==> flow/design.v <==
module TrafficSignalController(
    input clk,        
    input rst,          
    output reg A_red, 
    output reg A_yellow, 
    output reg A_green_ls, 
    output reg A_green,
    output reg  B_red, 
    output reg B_yellow, 
    output reg B_green_ls, 
    output reg B_green,
    output reg C_red, 
    output reg C_yellow, 
    output reg C_green_ls, 
    output reg C_green,
    output reg D_red, 
    output reg D_yellow,
    output reg D_green_ls, 
    output reg D_green
);
parameter GREEN_TIME_ALL = 5;  
parameter GREEN_TIME_LS  = 10;  
parameter YELLOW_TIME    = 2;   
parameter A_C_GREEN_LS= 4'b0000; 
parameter A_GREEN     = 4'b0001;
parameter A_YELLOW    = 4'b0010;
parameter B_D_GREEN_LS= 4'b0011; 
parameter B_GREEN     = 4'b0100;
parameter B_YELLOW    = 4'b0101;
parameter C_GREEN     = 4'b0110;
parameter C_YELLOW    = 4'b0111;
parameter D_GREEN     = 4'b1000;
parameter D_YELLOW    = 4'b1001;
reg [3:0] currentState, nextState;
reg [7:0] timer;
always @(posedge clk) begin
    if (rst) 
    begin
        currentState <= A_GREEN;
        timer <= 0;
    end
    else begin
        currentState <= nextState;
        if (currentState != nextState)
            timer <= 0;
        else if (timer < 8'd255) 
            timer <= timer + 1;
    end
end
always @(*) 
begin
    nextState = currentState;
    case (currentState)
        A_GREEN:      nextState = (timer >= GREEN_TIME_ALL ) ? A_C_GREEN_LS : A_GREEN;
        A_C_GREEN_LS: nextState = (timer >= GREEN_TIME_LS ) ? A_YELLOW: A_C_GREEN_LS;
        A_YELLOW:     nextState = (timer >= YELLOW_TIME) ? C_GREEN : A_YELLOW;
        C_GREEN:      nextState = (timer >= GREEN_TIME_ALL ) ? C_YELLOW : C_GREEN;
        C_YELLOW:     nextState = (timer >= YELLOW_TIME) ? B_GREEN : C_YELLOW;
        B_GREEN:      nextState = (timer >= GREEN_TIME_ALL ) ? B_D_GREEN_LS : B_GREEN;
        B_D_GREEN_LS: nextState = (timer >= GREEN_TIME_LS  ) ? B_YELLOW : B_D_GREEN_LS;
        B_YELLOW:     nextState = (timer >= YELLOW_TIME) ? D_GREEN : B_YELLOW;
        D_GREEN:      nextState = (timer >= GREEN_TIME_ALL  ) ? D_YELLOW : D_GREEN;
        D_YELLOW:     nextState = (timer >= YELLOW_TIME) ? A_GREEN : D_YELLOW;
        default:      nextState = A_GREEN;
    endcase
end
always @(*) begin
    A_red = 0; A_yellow = 0; A_green = 0; A_green_ls = 0;
    B_red = 0; B_yellow = 0; B_green = 0; B_green_ls = 0;
    C_red = 0; C_yellow = 0; C_green = 0; C_green_ls = 0;
    D_red = 0; D_yellow = 0; D_green = 0; D_green_ls = 0;
    case (currentState)
        A_GREEN: 
        begin
            A_green = 1; B_red = 1; C_red = 1; D_red = 1;
        end
        A_C_GREEN_LS: 
        begin
            A_green_ls = 1; B_red = 1; C_green_ls=1; D_red=1;
        end
        A_YELLOW: 
        begin
            A_yellow = 1; B_red = 1; C_green_ls=1; D_red=1;
        end
        C_GREEN: 
        begin
            A_red = 1; B_red = 1; C_green=1; D_red=1;
        end
        C_YELLOW: 
        begin
            A_red = 1; B_red = 1; C_yellow=1; D_red=1;
        end
        B_GREEN: 
        begin
            A_red = 1; B_green = 1; C_red = 1; D_red=1;
        end
        B_D_GREEN_LS: 
        begin
            A_red = 1; B_green_ls = 1; C_red=1; D_green_ls=1;
        end
        B_YELLOW: 
        begin
            A_red = 1; B_yellow = 1; C_red=1; D_green_ls=1;
        end
        D_GREEN: 
        begin
            A_red = 1; B_red = 1; C_red=1; D_green=1;
        end
        D_YELLOW: 
        begin
            A_red = 1; B_red = 1; C_red=1; D_yellow=1;
        end
        default:
        begin
        end
    endcase
end
endmodule
* Reports on TrafficSignalController *
Tool output for the design above, in the order of the flow.
Line numbers count from 1 in the design file above.
Operators carry their Yosys type and port widths (W data, S select, Z words).
Library cell names are shortened.
Not given: n/a

set-up
  top = TrafficSignalController
  clock = clk
  cell library = sky130hd
  timing corner = tt_025C_1v80

* Elaborated design *
Counts by Yosys on the flattened word-level netlist (proc, flatten, opt, wreduce; memories kept). Print and check cells are left out.
Yosys's memory passes give these memory sizes; they may raise the number of words (mostly to a power of two), join words into wider ones and drop unused or constant bits.

operators by class
  $lt $le $gt $ge = 4
  $add $sub $neg = 1
  reductions and logical operators = 2
  eq/ne operators = 10
  mux-type cells = 12

operator list
  operator               count
  $pmux W4 S10           1
  $eq A4 B3 Y1 const B   4
  $mux W4                3
  $mux W3                3
  $eq A4 B2 Y1 const B   2
  $eq A4 B4 Y1 const B   2
  $add A8 B1 Y8 const B  1
  $ge A8 B2 Y1 const B   1
  $ge A8 B3 Y1 const B   1
  $ge A8 B4 Y1 const B   1
  $lt A8 B8 Y1 const B   1
  $eq A4 B1 Y1 const B   1
  $ne A4 B4 Y1           1
  $logic_not A4 Y1       1
  $mux W2                2
  $mux W1                3
  $reduce_or A2 Y1       1

storage and ports
  clocked read ports x word width = 16
  ROM bits = 256
  register bits after elaboration = 12
  output and inout bits = 16
  elaborated cells = 32
  memories = 1
  bits of input ports = 2

memory list
  name              words  width  read ports  wr ports  RTL line  source
  (name not given)  16     16     1           0         72        case (currentState)

* Longest topological paths *
Yosys ltp: most cells in a row. Word level: on the elaborated netlist, between registers, memories and ports. Mapped: between sequential cells and ports; inverters and the memories' decode and read muxes count.

depth
  depth after elaboration = 5
  ABC_AREA = 0
  gate-level depth with buffers = 9
  gate-level depth less buffers = 8

* Mapped cells and area *
The flow's flattened synthesis, as Yosys stat reports it; memories are mapped. The netlist is that of the ABC_AREA named above (0 if unset); the other value can give another one.

cell types
  cell      count  total area (um^2)
  dfxtp_1   28     560.538
  ha_1      4      50.048
  a21oi_1   9      45.043
  nor2_1    12     45.043
  o21ai_0   9      45.043
  nand2_1   11     41.29
  nor3_1    8      40.038
  and3_1    5      31.28
  inv_1     7      26.275
  nand2b_1  4      25.024
  a211oi_4  1      20.019
  nand3_1   4      20.019
  and2_1    3      18.768
  nor4_1    3      18.768
  o31a_1    2      17.517
  nor3_4    1      16.266
  a311oi_2  1      15.014
  buf_2     3      15.014

Other cell types: 27; their cells: 31.

synthesis totals
  mapped flip-flops = 28
  buffer cells = 7
  standard cells after synthesis = 146
  mapped area = 1301.2 um^2
  area of sequential cells = 560.5 um^2

* Worst setup path after synthesis *
OpenSTA on the mapped netlist: ideal clock, no wires. The path of least setup slack (recovery checks aside). Input and output delay are each 20% of the period. Register names are those of the netlist, which keeps one name where synthesis merged equal registers.

timing after synthesis
  path type = register -> register
  from = register timer[1]
  to = register (name not given)
  period = 2.17 ns
  path slack = 0.072 ns
  data required time = 2.054 ns
  stages on the path = 9
  arrival time = 1.982 ns
  path delay = 2.098 ns
  buffers on the path = 1
  launch time at the first pin = 0.000 ns
  library setup time = 0.116 ns
  period reached after synthesis = 2.098 ns

"path delay" = arrival - input delay + setup time.
"stages on the path": output pins that drive a net of the path, with the launching flip-flop's if there is one; two outputs of one cell count as two.
"period reached after synthesis" is the clock period less the worst setup slack; recovery checks do not enter. This is arithmetic on one report: input and output delays are still those of the set period (20% each).
The rows between start and end are the longest chain of elaborated cells between them; the timing report does not say that the signal goes this way. Where chains are equally long, one stands for them.
A line is the first line of the expression or statement that the cell stems from. Yosys adds cells for indexed reads and writes and turns some case tables into memories.
A register here has more assigning lines than the two given.

on the way, after synthesis
  cells stage by stage = dfxtp_1 inv_1 ha_1 nand2b_1 a211oi_4 or4_2 and3_4 buf_6 a31o_2
  cells in the longest elaborated chain = 4
  elaborated cells between the ends (all ways) = 15
  those cells by class = 3 x compare; 12 x mux

ends and longest elaborated chain, after synthesis
  element             RTL line  source
  start: declaration  35        reg [7:0] timer;
  start: assignment   40        timer <= 0;
  start: assignment   47        timer <= timer + 1;
  $ge A8 B2 Y1        63        D_YELLOW:     nextState = (timer >= YELLOW_TIME) ? A_GREEN : D_YELLOW;
  $mux W4             63
  $pmux W4 S10        53        case (currentState)
  $mux W4             n/a

* Path in the finished layout *
Path of least setup slack in the final report of run 1 (OpenROAD, finished layout, wires in). Where an end is a register, its clock arrival counts in the times.

timing after layout
  path type = register -> register
  from = register timer[6]
  to = register (name not given)
  arrival time = 2.20 ns
  period = 1.63 ns
  library setup time = 0.10 ns
  launch time at the first pin = 0.27 ns
  data required time = 1.81 ns
  stages on the path = 7
  buffers on the path = 0
  path slack = -0.40 ns

The rows between start and end are the longest chain of elaborated cells between them; the timing report does not say that the signal goes this way. Where chains are equally long, one stands for them.
A register here has more assigning lines than the two given.

on the way, after layout
  cells stage by stage = dfxtp_2 or4_4 a211oi_4 and3_4 nor3_4 nor2b_4 a31o_2
  cells in the longest elaborated chain = 4
  elaborated cells between the ends (all ways) = 15
  those cells by class = 3 x compare; 12 x mux

ends and longest elaborated chain, after layout
  element             RTL line  source
  start: declaration  35        reg [7:0] timer;
  start: assignment   40        timer <= 0;
  start: assignment   47        timer <= timer + 1;
  $ge A8 B2 Y1        63        D_YELLOW:     nextState = (timer >= YELLOW_TIME) ? A_GREEN : D_YELLOW;
  $mux W4             63
  $pmux W4 S10        53        case (currentState)
  $mux W4             n/a

# Flow runs of TrafficSignalController

Record of 2 stored runs of the RTL-to-layout flow on TrafficSignalController, platform sky130hd. The runs are unordered. Constraints: input delay and output delay 20% of the set period each, output load 0.01 pF.
By "achieved clock period (ns)" is meant the clock period of the run minus its worst setup slack. This is arithmetic on one report: input and output delays are still those of the set period (20% each).
"worst setup path time (ns)" is the time allowed to the run's worst setup path (the clock period less input and output delay, where it has them) less its slack. Clock arrival times count: a late capture clock shortens it, a late launch clock lengthens it.
"finish__power__total": no workload was simulated; the value follows from the tool's default switching activity.

settings of run 1
{
  "period_ns": 1.63,
  "CORE_UTILIZATION": 32,
  "PLACE_DENSITY_LB_ADDON": 0.21,
  "CORE_ASPECT_RATIO": 1.16,
  "GPL_TIMING_DRIVEN": 1,
  "GPL_ROUTABILITY_DRIVEN": 1,
  "CTS_CLUSTER_DIAMETER": 395,
  "CAP_MARGIN": 20,
  "CORE_MARGIN": 2,
  "SLEW_MARGIN": 20
}
report of run 1
yosys chip area after synthesis (um^2): 1301.2
finish__design__die__area: 4593.7
finish__design__instance__area__stdcell: 2018.2
finish__design__instance__utilization: 0.5251
finish__timing__setup__ws: -0.395
finish__timing__setup__tns: -6.886
finish__timing__hold__ws: 0.712
finish__power__total: 1.726e-03
achieved clock period (ns): 2.025
worst setup path time (ns): 2.03
worst setup path kind: register -> register

settings of run 2
{
  "period_ns": 2.75,
  "CAP_MARGIN": 20,
  "CORE_MARGIN": 2,
  "CORE_UTILIZATION": 40,
  "SLEW_MARGIN": 20
}
report of run 2
yosys chip area after synthesis (um^2): 1301.2
finish__design__die__area: 3725.3
finish__design__instance__area__stdcell: 1551.5
finish__design__instance__utilization: 0.5041
finish__timing__setup__ws: 0.229
finish__timing__setup__tns: 0.000
finish__timing__hold__ws: 0.606
finish__power__total: 8.507e-04
achieved clock period (ns): 2.521
worst setup path time (ns): 2.52
worst setup path kind: register -> register
